==> flow/design.v <==
module Register_File (
input wire           [15:0]           WrData,
input wire           [2:0]             Address,
input wire                               WrEn,RdEn,CLK,RST,
output reg          [15:0]            RdData
);
reg                     [15:0]            regfile        [7:0] ;  
integer                                    i ;       
always @(posedge CLK or negedge RST)
     begin
	     if(!RST)
		     begin
			    RdData<=16'b0 ;
				for(i=0; i<8; i=i+1)
				 begin
				    regfile[i]<=16'b0 ;
				 end
			 end
	     else if(WrEn & !RdEn)
		     begin
			     regfile[Address]<=WrData ;
			 end
		 else if(RdEn & !WrEn)
		     begin
			     RdData<=regfile[Address] ;
			 end
	 end
endmodule
# Step by step through the tools: Register_File
# The steps from the RTL of Register_File to its reports follow in flow order.
# Line numbers count from 1 in the design file above.
# Operators carry their Yosys type and port widths (W data, S select, Z words).
# Cell names lack the library's common part.
# The mark - stands for no value.
dict set report design {
  top_module {Register_File}
  clock {CLK}
  lib {sky130hd}
  lib_corner {tt_025C_1v80}
}

# Word-level counts
# Yosys after proc, flatten, opt, wreduce and memory -nomap, before mapping. Print and check cells are not counted. Equal cells are merged and count once.
dict set report word_totals {
  ff_bits 144
  input_bits 23
  out_inout_bits 16
  elab_cells 32
}
dict set report op_classes {
  eq_ne 7
  mux 1
  bitwise 3
  reduce_logical 12
}
# op n
set op_table {}
lappend op_table {{$pmux W16 S8} 1}
lappend op_table {{$reduce_and A2 Y1} 9}
lappend op_table {{$eq A3 B3 Y1 const B} 4}
lappend op_table {{$eq A3 B2 Y1 const B} 2}
lappend op_table {{$eq A3 B1 Y1 const B} 1}
lappend op_table {{$logic_not A3 Y1} 1}
lappend op_table {{$and A1 B1 Y1} 2}
lappend op_table {{$logic_not A1 Y1} 2}
lappend op_table {{$not A1 Y1} 1}

# Depth
# Depth = most cells in a row (Yosys ltp): at word level without a register or memory, in the mapped netlist without a sequential cell, where the memories' decode and read muxes count.
dict set report depth {
  word_depth 4
  abc_area 0
  ltp_mapped 7
  ltp_nobuf 4
}

# Synthesis result
# The flow's flattened synthesis, as Yosys stat reports it; memories are mapped. The netlist is that of the ABC_AREA named above (0 if unset); the other value can give another one.
dict set report synth_totals {
  mapped_cells 463
  yosys_area_um2 6372.4
  seqArea_um2 3603.5
  flip_flops 144
  n_buf 31
}
# cell n type_area_um2
set types {}
lappend types {dfrtp_1 144 3.6E+03}
lappend types {mux2_2 128 1.44E+03}
lappend types {mux2i_1 48 480.461}
lappend types {o22ai_1 32 200.192}
lappend types {a211oi_1 16 120.115}
lappend types {nor3b_1 16 120.115}
lappend types {o21ai_0 16 80.077}
lappend types {buf_2 15 75.072}
lappend types {nand2_1 18 67.565}
lappend types {clkbuf_1 13 48.797}
lappend types {nand3b_2 2 22.522}
lappend types {nand2b_1 3 18.768}
lappend types {nor2_2 3 18.768}
lappend types {nor3b_4 1 18.768}
lappend types {or3_1 2 12.512}
lappend types {buf_6 1 11.261}
lappend types {nand3_2 1 10.01}
lappend types {buf_4 1 7.507}
# Not listed: further types 3, cells in them 3.

# Worst setup path after synthesis
# Source: OpenSTA report_checks on the synthesized netlist (no wires, ideal clock, input and output delay 20% of the period each), path of least setup slack; recovery checks are left aside. Register names are those of the netlist, which keeps one name where synthesis merged equal registers.
dict set report synth_timing {
  kind {input to register}
  start {in Address[2]}
  end {reg regfile[7][10]}
  period_ns 1.8
  in_delay_ns 0.360
  setup_ns 0.125
  launch_ns 0.360
  t_arrival_ns 1.540
  required_ns 1.675
  slack_ns 0.136
  path_delay_ns 1.305
  path_stages 5
  path_buffers 2
  synth_period_reached_ns 1.664
}
# "path_delay_ns" = arrival - input delay + setup time.
# "path_stages": output pins that drive a net of the path, with the launching flip-flop's if there is one; two outputs of one cell count as two.
# "synth_period_reached_ns" is the clock period less the worst setup slack; recovery checks do not enter. This is arithmetic on one report: input and output delays are still those of the set period (20% each).
# Between the ends stands the longest chain of elaborated cells between them, by number of cells; it is not shown to be the way that was timed. Of several equally long chains one is given.
# Each line given opens the expression or statement behind the cell; cells for indexed reads and writes are added by Yosys, which also makes memories of some case tables.
dict set report synth_via {
  path_cell_list {buf_2 nand2_1 nor2_2 buf_2 mux2_2}
  elab_chain_cells 2
  cone_cells 2
  classes_between {eq/ne (1); reduce/logical (1)}
}
# item line_no
set synth_lines {}
lappend synth_lines {{start, declared} 3} ;# input wire           [2:0]             Address,
lappend synth_lines {{$eq A3 B3 Y1} 21} ;# regfile[Address]<=WrData ;
lappend synth_lines {{$reduce_and A2 Y1} -}
lappend synth_lines {{end, assigned} 16} ;# regfile[i]<=16'b0 ;
lappend synth_lines {{end, assigned} 21}
lappend synth_lines {{end, declared} 7} ;# reg                     [15:0]            regfile        [7:0] ;

# Path in the finished layout
# From the final timing report of record 1: the path of least setup slack in the routed layout; clock arrival at registers is part of the times.
dict set report layout_timing {
  kind {input to register}
  start {in Address[2]}
  end {reg RdData[5]}
  period_ns 1.98
  in_delay_ns 0.40
  setup_ns 0.12
  launch_ns 0.40
  t_arrival_ns 2.02
  required_ns 2.27
  slack_ns 0.24
  path_stages 5
  path_buffers 2
}
# Between the ends stands the longest chain of elaborated cells between them, by number of cells; it is not shown to be the way that was timed. Of several equally long chains one is given.
dict set report layout_via {
  path_cell_list {clkdlybuf4s50_1 or3_1 buf_4 o22ai_1 o21ai_0}
  elab_chain_cells 2
  cone_cells 9
  classes_between {eq/ne (7); mux (1); reduce/logical (1)}
}
# item line_no
set layout_lines {}
lappend layout_lines {{start, declared} 3} ;# input wire           [2:0]             Address,
lappend layout_lines {{$eq A3 B3 Y1} 25} ;# RdData<=regfile[Address] ;
lappend layout_lines {{$pmux W16 S8} 25}
lappend layout_lines {{end, assigned} 13} ;# RdData<=16'b0 ;
lappend layout_lines {{end, assigned} 25}
lappend layout_lines {{end, declared} 5} ;# output reg          [15:0]            RdData

==> results <==
Settings and measured results of 2 stored flow runs for module Register_File (sky130hd), not sorted in any way. The constraints put input and output delay at 20% of the set period each and load the outputs with 0.01 pF.
"worst_path_time_ns" is the time allowed to the run's worst setup path (the clock period less input and output delay, where it has them) less its slack. Clock arrival times count: a late capture clock shortens it, a late launch clock lengthens it.

[flow] record 1: files
==> flow/run.sh <==
#!/bin/bash
# the make line also repeats the synthesis and layout settings of config.mk as NAME=value (left out here)
make -C /OpenROAD-flow-scripts/flow DESIGN_CONFIG=/design/flow/config.mk WORK_HOME=/design/flow/orfs CLKGATE_MAP_FILE= finish
==> flow/config.mk <==
export PLATFORM = sky130hd
export DESIGN_NAME = Register_File
export DESIGN_NICKNAME = Register_File
export VERILOG_FILES = /design/flow/design.v
export SDC_FILE = /design/flow/constraint.sdc
export NUM_CORES = 4
export LEC_CHECK = 0
export CAP_MARGIN = 20
export CELL_PAD_IN_SITES_GLOBAL_PLACEMENT = 0
export CORE_ASPECT_RATIO = 0.61
export CORE_MARGIN = 10
export CORE_UTILIZATION = 65
export CTS_CLUSTER_SIZE = 29
export PLACE_DENSITY = 0.58
export SETUP_SLACK_MARGIN = -0.07
export SLEW_MARGIN = 20
export TNS_END_PERCENT = 65
==> flow/constraint.sdc <==
create_clock -name core_clock -period 1.98 [get_ports {CLK}]
set_input_delay 0.3960 -clock core_clock [delete_from_list [all_inputs] [get_ports {CLK}]]
set_output_delay 0.3960 -clock core_clock [all_outputs]
set_load 0.01 [all_outputs]

[flow] record 1: metrics
[metrics] fin_ws_ns = 0.244
[metrics] util_pct = 81.5
[metrics] final_die_area_um2 = 14285.6
[metrics] cell_area_final_um2 = 7851.3
[metrics] fin_tns_ns = 0.000
[metrics] worst_path_time_ns = 1.34
[metrics] worst_path_kind = input to register
[metrics] synthesis_area_um2 = 6372.4

[flow] record 2: files
==> flow/run.sh <==
#!/bin/bash
# the make line also repeats the synthesis and layout settings of config.mk as NAME=value (left out here)
make -C /OpenROAD-flow-scripts/flow DESIGN_CONFIG=/design/flow/config.mk WORK_HOME=/design/flow/orfs CLKGATE_MAP_FILE= finish
==> flow/config.mk <==
export PLATFORM = sky130hd
export DESIGN_NAME = Register_File
export DESIGN_NICKNAME = Register_File
export VERILOG_FILES = /design/flow/design.v
export SDC_FILE = /design/flow/constraint.sdc
export NUM_CORES = 4
export LEC_CHECK = 0
export CAP_MARGIN = 20
export CELL_PAD_IN_SITES_DETAIL_PLACEMENT = 2
export CORE_MARGIN = 2
export CORE_UTILIZATION = 43
export CTS_CLUSTER_SIZE = 19
export GPL_ROUTABILITY_DRIVEN = 0
export MAX_ROUTING_LAYER = met4
export PLACE_DENSITY = 0.86
export SETUP_SLACK_MARGIN = -0.1
export SLEW_MARGIN = 20
==> flow/constraint.sdc <==
create_clock -name core_clock -period 2.39 [get_ports {CLK}]
set_input_delay 0.4780 -clock core_clock [delete_from_list [all_inputs] [get_ports {CLK}]]
set_output_delay 0.4780 -clock core_clock [all_outputs]
set_load 0.01 [all_outputs]

[flow] record 2: metrics
[metrics] fin_ws_ns = 0.189
[metrics] util_pct = 53.7
[metrics] final_die_area_um2 = 15809.3
[metrics] cell_area_final_um2 = 7777.5
[metrics] fin_tns_ns = 0.000
[metrics] worst_path_time_ns = 1.72
[metrics] worst_path_kind = input to register
[metrics] synthesis_area_um2 = 6372.4
